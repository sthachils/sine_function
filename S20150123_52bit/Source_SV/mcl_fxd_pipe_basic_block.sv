==> flow/design.v <==
module adder #(
  parameter FXD_Q                = 4,
  parameter FXD_N                = 8,
  parameter NUM_CYCLES_FOR_ADD   = 1
) (
  input  logic                  pre_avail_1,
  output logic                  pre_get_1, 
  input  logic [FXD_N-1:0]      pre_data_1,
  input  logic                  pre_avail_2,
  output logic                  pre_get_2, 
  input  logic [FXD_N-1:0]      pre_data_2,
  output logic                  post_avail,
  input  logic                  post_get,
  output logic [FXD_N-1:0]      post_data
);
  generate if(NUM_CYCLES_FOR_ADD == 1) begin
    logic [FXD_N-1:0]           post_data_tmp;
    logic                       post_data_sign;
    logic                       pre_data_1_sign;
    logic                       pre_data_2_sign;
    logic [FXD_N-2:0]           pre_data_1_tmp;
    logic [FXD_N-2:0]           pre_data_2_tmp;
    assign post_avail           = pre_avail_1 && pre_avail_2;
    assign pre_get_1            = post_get;
    assign pre_get_2            = post_get;
    assign pre_data_1_sign      = pre_data_1[FXD_N-1];
    assign pre_data_1_tmp       = pre_data_1[FXD_N-2:0];
    assign pre_data_2_sign      = pre_data_2[FXD_N-1];
    assign pre_data_2_tmp       = pre_data_2[FXD_N-2:0];
    assign post_data[FXD_N-1]   = post_data_sign;
    assign post_data[FXD_N-2:0] = post_data_tmp[FXD_N-2:0];
    always_comb begin
      if(!pre_data_1_sign && !pre_data_2_sign) begin   
        post_data_sign          = 1'b0;
        post_data_tmp           = pre_data_1_tmp + pre_data_2_tmp;
      end
      else if(pre_data_1_sign && pre_data_2_sign) begin   
        post_data_sign          = 1'b1;
        post_data_tmp           = pre_data_1_tmp + pre_data_2_tmp;
      end
      else begin   
        if (pre_data_1[FXD_N-1-1:0] > pre_data_2[FXD_N-1-1:0]) begin   
          post_data_sign        = pre_data_1_sign;
          post_data_tmp         = pre_data_1_tmp - pre_data_2_tmp;
        end
        else begin
          post_data_sign        = pre_data_2_sign;
          post_data_tmp         = pre_data_2_tmp - pre_data_1_tmp;
        end
      end
    end
  end
  endgenerate
endmodule 
module mcl_fxd_pipe_basic_block #(
  parameter FXD_Q = 4,
  parameter FXD_N = 8,
  parameter NUM_CYCLES_FOR_MULT = 1,
  parameter NUM_CYCLES_FOR_ADD = 1
) (
  input  logic                  clk,
  input  logic                  rst_n,
  input  logic                  pre_avail_mult_1,
  output logic                  pre_get_mult_1,
  input  logic [FXD_N-1:0]      pre_data_mult_1,
  input  logic                  pre_avail_mult_2,
  output logic                  pre_get_mult_2,
  input  logic [FXD_N-1:0]      pre_data_mult_2,
  input  logic                  pre_avail_add_1,
  output logic                  pre_get_add_1,
  input  logic [FXD_N-1:0]      pre_data_add_1,
  output logic                  post_avail_mul_add,
  input  logic                  post_get_mul_add,
  output logic [FXD_N-1:0]      post_data_mul_add,
  input  logic                  pre_avail_pl_x,
  output logic                  pre_get_pl_x,
  input  logic [FXD_N-1:0]      pre_data_pl_x,
  output logic                  post_avail_pl_x,
  input  logic                  post_get_pl_x,
  output logic [FXD_N-1:0]      post_data_pl_x,
  input  logic                  pre_avail_pl_x2,
  output logic                  pre_get_pl_x2,
  input  logic [FXD_N-1:0]      pre_data_pl_x2,
  output logic                  post_avail_pl_x2,
  input  logic                  post_get_pl_x2,
  output logic [FXD_N-1:0]      post_data_pl_x2
);
logic                    post_avail_mult;
logic                    post_get_mult;
logic [FXD_N-1:0]        post_data_mult;
logic                    pre_avail_add_2;
logic                    pre_get_add_2;
logic [FXD_N-1:0]        pre_data_add_2;
logic                    post_avail_add;
logic                    post_get_add;  
logic [FXD_N-1:0]        post_data_add;
logic                    pre_avail_pl;
logic                    pre_get_pl;
logic [FXD_N-1:0]        pre_data_pl;
logic                    post_avail_pl;
logic                    post_get_pl;
logic [FXD_N-1:0]        post_data_pl;
multiplier #(
  .FXD_Q                 (FXD_Q),
  .FXD_N                 (FXD_N),
  .NUM_CYCLES_FOR_MULT   (NUM_CYCLES_FOR_MULT)
) i_multiplier (
  .pre_avail_1           (pre_avail_mult_1),
  .pre_get_1             (pre_get_mult_1), 
  .pre_data_1            (pre_data_mult_1),
  .pre_avail_2           (pre_avail_mult_2),
  .pre_get_2             (pre_get_mult_2), 
  .pre_data_2            (pre_data_mult_2),
  .post_avail            (post_avail_mult),
  .post_get              (post_get_mult),
  .post_data             (post_data_mult)
);
assign pre_avail_add_2 = post_avail_mult;
assign post_get_mult   = pre_get_add_2; 
assign pre_data_add_2  = post_data_mult;
adder #(
  .FXD_Q                 (FXD_Q),
  .FXD_N                 (FXD_N),
  .NUM_CYCLES_FOR_ADD    (NUM_CYCLES_FOR_ADD)
) i_adder (
  .pre_avail_1           (pre_avail_add_1),
  .pre_get_1             (pre_get_add_1), 
  .pre_data_1            (pre_data_add_1),
  .pre_avail_2           (pre_avail_add_2),
  .pre_get_2             (pre_get_add_2), 
  .pre_data_2            (pre_data_add_2),
  .post_avail            (post_avail_add),
  .post_get              (post_get_add),
  .post_data             (post_data_add)
);
assign pre_avail_pl = post_avail_add;
assign post_get_add = pre_get_pl;
assign pre_data_pl  = post_data_add;
pipeline #(
  .FXD_N                 (FXD_N)
) i_pipeline_mult_add (
  .clk                   (clk),
  .rst_n                 (rst_n),
  .pre_avail             (pre_avail_pl),
  .pre_get               (pre_get_pl), 
  .pre_data              (pre_data_pl),
  .post_avail            (post_avail_pl),
  .post_get              (post_get_pl),
  .post_data             (post_data_pl)
);
assign post_avail_mul_add = post_avail_pl;
assign post_get_pl        = post_get_mul_add;
assign post_data_mul_add  = post_data_pl;
pipeline #(
  .FXD_N                 (FXD_N)
) i_pipeline_x (
  .clk                   (clk),
  .rst_n                 (rst_n),
  .pre_avail             (pre_avail_pl_x),
  .pre_get               (pre_get_pl_x), 
  .pre_data              (pre_data_pl_x),
  .post_avail            (post_avail_pl_x),
  .post_get              (post_get_pl_x),
  .post_data             (post_data_pl_x)
);
pipeline #(
  .FXD_N                 (FXD_N)
) i_pipeline_x2 (
  .clk                   (clk),
  .rst_n                 (rst_n),
  .pre_avail             (pre_avail_pl_x2),
  .pre_get               (pre_get_pl_x2), 
  .pre_data              (pre_data_pl_x2),
  .post_avail            (post_avail_pl_x2),
  .post_get              (post_get_pl_x2),
  .post_data             (post_data_pl_x2)
);
endmodule 
module multiplier #(
  parameter FXD_Q                = 4,
  parameter FXD_N                = 8,
  parameter NUM_CYCLES_FOR_MULT  = 1
) (
  input  logic                    pre_avail_1,
  output logic                    pre_get_1, 
  input  logic [FXD_N-1:0]        pre_data_1,
  input  logic                    pre_avail_2,
  output logic                    pre_get_2, 
  input  logic [FXD_N-1:0]        pre_data_2,
  output logic                    post_avail,
  input  logic                    post_get,
  output logic [FXD_N-1:0]        post_data
);
  generate if(NUM_CYCLES_FOR_MULT == 1) begin
    logic [2*FXD_N-1-2:0]         post_data_tmp;
    assign post_avail = pre_avail_1 && pre_avail_2;
    assign pre_get_1  = post_get;
    assign pre_get_2  = post_get;
    assign post_data_tmp  = pre_data_1[FXD_N-1-1:0] * pre_data_2[FXD_N-1-1:0];
    always_comb begin
      post_data[FXD_N-1-1:0] = post_data_tmp[FXD_N-2+FXD_Q:FXD_Q];
      if(pre_data_1[FXD_N-1] != pre_data_2[FXD_N-1]) begin   
        post_data[FXD_N-1] = 1'b1;
      end
      else begin   
        post_data[FXD_N-1] = 1'b0;
      end
    end
  end
  endgenerate
endmodule 
module pipeline #(
  parameter FXD_N = 32
) (
  input  logic                   clk,
  input  logic                   rst_n,
  input  logic                   pre_avail,
  output logic                   pre_get, 
  input  logic [FXD_N-1:0]       pre_data,
  output logic                   post_avail,
  input  logic                   post_get,
  output logic [FXD_N-1:0]       post_data
);
typedef enum logic[1:0] {PL_IDLE_ST = 2'b00,PL_EMPTY_ST = 2'b01,PL_FULL_ST = 2'b10} pl_state_typ;
pl_state_typ     pl_state_ps, pl_state_ns;
always_ff @ (posedge clk or negedge rst_n) begin
  if(!rst_n) begin
    pl_state_ps <= PL_IDLE_ST;
  end
  else begin
    pl_state_ps <= pl_state_ns;
  end
end
always_comb begin
  pl_state_ns = pl_state_ps;
  post_avail = 1'b0;
  pre_get = post_get;
  case(pl_state_ps)
    PL_IDLE_ST: begin
      post_avail = 1'b0;
      pre_get = 1'b0;
      pl_state_ns = PL_EMPTY_ST;
    end
    PL_EMPTY_ST: begin
      pre_get = 1'b1;
      post_avail = 1'b0;
      if(pre_avail) begin
        pl_state_ns = PL_FULL_ST;
      end
    end
    PL_FULL_ST: begin
      post_avail = 1'b1;
      pre_get = post_get;
      if(post_get && !pre_avail) begin
        pl_state_ns = PL_EMPTY_ST;
      end
    end
  endcase
end
always_ff @ (posedge clk) begin
  if(pre_avail && pre_get) begin
    post_data <= pre_data;
  end
end
endmodule 
## Tool chain data of mcl_fxd_pipe_basic_block

The steps from the RTL of mcl_fxd_pipe_basic_block to its reports follow in flow order.
Line numbers count from 1 in the design file above.
A cell with -- has no value.

- Top: mcl_fxd_pipe_basic_block
- Clock port: clk
- Standard-cell library: sky130hd
- Library corner: tt_025C_1v80

## Elaborated design

Yosys after proc, flatten, opt, wreduce and memory -nomap, before mapping. Memory bits, and registers merged into a memory's read port (data or address), are not among the register bits. Print and check cells are not counted. Equal cells are merged and count once.

- Word-level cells: 70
- Bits in registers: 30
- Bits of input ports: 50

- Muxes and demuxes: 21
- Add/sub/neg operators: 3
- Reduce/logical cells: 24
- $lt $le $gt $ge: 1
- Equal/unequal tests: 13
- Multiply operators: 1

Operator list:

| cell | count |
|---|---|
| multiplier 7 x 7 -> 11 bit | 1 |
| 2-to-1 mux 7 bit | 3 |
| parallel mux 2 bit (select 3 bit) | 3 |
| subtractor 7 bit | 2 |
| 2-to-1 mux 2 bit | 6 |
| logical AND 1 bit | 10 |
| AND reduction 3 bit | 3 |
| nonzero test 3 bit | 3 |
| adder 7 bit | 1 |
| greater-than comparator 7 bit | 1 |
| == test 2 x 1 -> 1 bit with constant B | 3 |
| inequality test 2 x 1 -> 1 bit with constant B | 3 |
| == test 2 bit with constant B | 3 |
| inequality test 2 bit with constant B | 3 |
| zero test 2 bit | 3 |
| parallel mux 1 bit (select 2 bit) | 3 |
| 2-to-1 mux 1 bit | 6 |
| zero test 1 bit | 5 |
| inequality test 1 bit | 1 |

## Depth

Depth = most cells in a row (Yosys ltp): at word level without a register or memory, in the mapped netlist without a sequential cell, where the memories' decode and read muxes count.

- Depth after elaboration: 6
- ABC_AREA: 1
- Gate-level depth with buffers: 31

## Mapped cells and area

Source: synth_stat.txt of the flow (Yosys; design flattened, memories mapped). It holds for the ABC_AREA given above (unset counts as 0); a run with the other value may have another netlist.
The area totals of this step are shown rounded.

Cell types:

| type | count | area in all (um^2) |
|---|---|---|
| sky130_fd_sc_hd__edfxtp_1 | 24 | 720.691 |
| sky130_fd_sc_hd__nand2_1 | 144 | 540.518 |
| sky130_fd_sc_hd__ha_1 | 39 | 487.968 |
| sky130_fd_sc_hd__fa_1 | 24 | 480.461 |
| sky130_fd_sc_hd__inv_1 | 114 | 427.91 |
| sky130_fd_sc_hd__nand3_1 | 32 | 160.154 |
| sky130_fd_sc_hd__dfrtp_1 | 6 | 150.144 |
| sky130_fd_sc_hd__a21oi_1 | 23 | 115.11 |
| sky130_fd_sc_hd__nor2_1 | 15 | 56.304 |
| sky130_fd_sc_hd__nand2_2 | 8 | 50.048 |
| sky130_fd_sc_hd__o21ai_0 | 9 | 45.043 |
| sky130_fd_sc_hd__nand4_1 | 7 | 43.792 |
| sky130_fd_sc_hd__xor2_1 | 5 | 43.792 |
| sky130_fd_sc_hd__a21oi_2 | 4 | 35.034 |
| sky130_fd_sc_hd__xnor2_1 | 4 | 35.034 |
| sky130_fd_sc_hd__dfstp_2 | 1 | 26.275 |
| sky130_fd_sc_hd__buf_4 | 3 | 22.522 |
| sky130_fd_sc_hd__buf_6 | 2 | 22.522 |

Not listed: further types 16, cells in them 26.

- Flip-flops: 31
- Area of sequential cells: 900 um^2
- Mapped area: 3700 um^2
- Standard cells after synthesis: 490

## Path before layout

OpenSTA on the mapped netlist: ideal clock, no wires. The path of least setup slack (recovery checks aside). Input and output delay are each 20% of the period. Register names are those of the netlist, which keeps one name where synthesis merged equal registers.

- Path type: in2reg
- From: input port pre_data_mult_1[3]
- To: register i_pipeline_mult_add.post_data[6]
- Path delay: 4.514 ns
- Arrival time: 5.600 ns
- Stages: 26
- Path slack: 0.838 ns
- Period: 6.69 ns
- Period reached after synthesis: 5.852 ns

"path delay" = arrival - input delay + setup time.
"stages" counts driving pins, that of a launching flip-flop among them; a cell with two outputs on the path counts twice.
"period reached after synthesis" = period - worst setup slack (recovery checks aside). The figure is calculated, with input and output delays left at 20% of the set period.
The rows between start and end are the longest chain of elaborated cells between them; the timing report does not say that the signal goes this way. Where chains are equally long, one stands for them.
Each line given opens the expression or statement behind the cell; cells for indexed reads and writes are added by Yosys, which also makes memories of some case tables.

- Cell sequence: sky130_fd_sc_hd__nand2_1 sky130_fd_sc_hd__inv_1 sky130_fd_sc_hd__fa_1 sky130_fd_sc_hd__inv_1 sky130_fd_sc_hd__fa_1 sky130_fd_sc_hd__inv_1 sky130_fd_sc_hd__fa_1 sky130_fd_sc_hd__inv_1 sky130_fd_sc_hd__fa_1 sky130_fd_sc_hd__inv_1 sky130_fd_sc_hd__ha_1 sky130_fd_sc_hd__inv_1 sky130_fd_sc_hd__o21bai_1 sky130_fd_sc_hd__a21boi_0 sky130_fd_sc_hd__nand2_1 sky130_fd_sc_hd__nand2_1 sky130_fd_sc_hd__nand2_1 sky130_fd_sc_hd__ha_1 sky130_fd_sc_hd__nor2_2 sky130_fd_sc_hd__nand4_4 sky130_fd_sc_hd__nand2_4 sky130_fd_sc_hd__inv_2 sky130_fd_sc_hd__nand2_1 sky130_fd_sc_hd__nand2_1 sky130_fd_sc_hd__nand2_1 sky130_fd_sc_hd__nand2_1
- Cells in the longest elaborated chain: 5
- Elaborated cells between the ends (all ways): 8
- Those cells by class: 3 x add/sub; 1 x mul; 1 x compare; 3 x mux

RTL lines, path after synthesis:

| element | line | source |
|---|---|---|
| from (decl) | 65 | `input  logic [FXD_N-1:0]      pre_data_mult_1,` |
| multiplier 7 x 7 -> 11 bit | 199 | `assign post_data_tmp  = pre_data_1[FXD_N-1-1:0] * pre_data_2[FXD_N-1-1:0];` |
| subtractor 7 bit | 48 | `post_data_tmp         = pre_data_2_tmp - pre_data_1_tmp;` |
| 2-to-1 mux 7 bit | 42 | `if (pre_data_1[FXD_N-1-1:0] > pre_data_2[FXD_N-1-1:0]) begin` |
| 2-to-1 mux 7 bit | 37 | `else if(pre_data_1_sign && pre_data_2_sign) begin` |
| 2-to-1 mux 7 bit | 33 | `if(!pre_data_1_sign && !pre_data_2_sign) begin` |
| to (assign) | 262 | `post_data <= pre_data;` |
| to (decl) | 222 | `output logic [FXD_N-1:0]       post_data` |

Hand-over note for mcl_fxd_pipe_basic_block

Module mcl_fxd_pipe_basic_block, platform sky130hd: 2 stored runs of the flow (Yosys, OpenROAD) with differing settings, in no particular order. Input and output delays are each 20% of the period that was set; the output load is 0.01 pF.

### Flow run A

Settings: `period_ns=4.61`, `CORE_UTILIZATION=67`, `SETUP_SLACK_MARGIN=0.53`, `PLACE_DENSITY_LB_ADDON=0.09`, `TNS_END_PERCENT=65`, `ABC_AREA=1`, `GPL_ROUTABILITY_DRIVEN=1`, `CTS_CLUSTER_SIZE=35`, `MIN_ROUTING_LAYER=met2`, `MAX_ROUTING_LAYER=met4`, `CAP_MARGIN=20`, `CORE_MARGIN=2`, `SLEW_MARGIN=20`

Not finished: placement ended with error DPL-0033.

### Flow run B

Settings: `period_ns=4.33`, `CORE_UTILIZATION=53`, `SETUP_SLACK_MARGIN=0.68`, `PLACE_DENSITY_LB_ADDON=0.24`, `CELL_PAD_IN_SITES_GLOBAL_PLACEMENT=0`, `CELL_PAD_IN_SITES_DETAIL_PLACEMENT=2`, `ABC_AREA=0`, `CAP_MARGIN=0`, `SLEW_MARGIN=20`, `MIN_ROUTING_LAYER=met1`, `CORE_MARGIN=2`

Not finished: placement ended with error DPL-0033.

End of note.
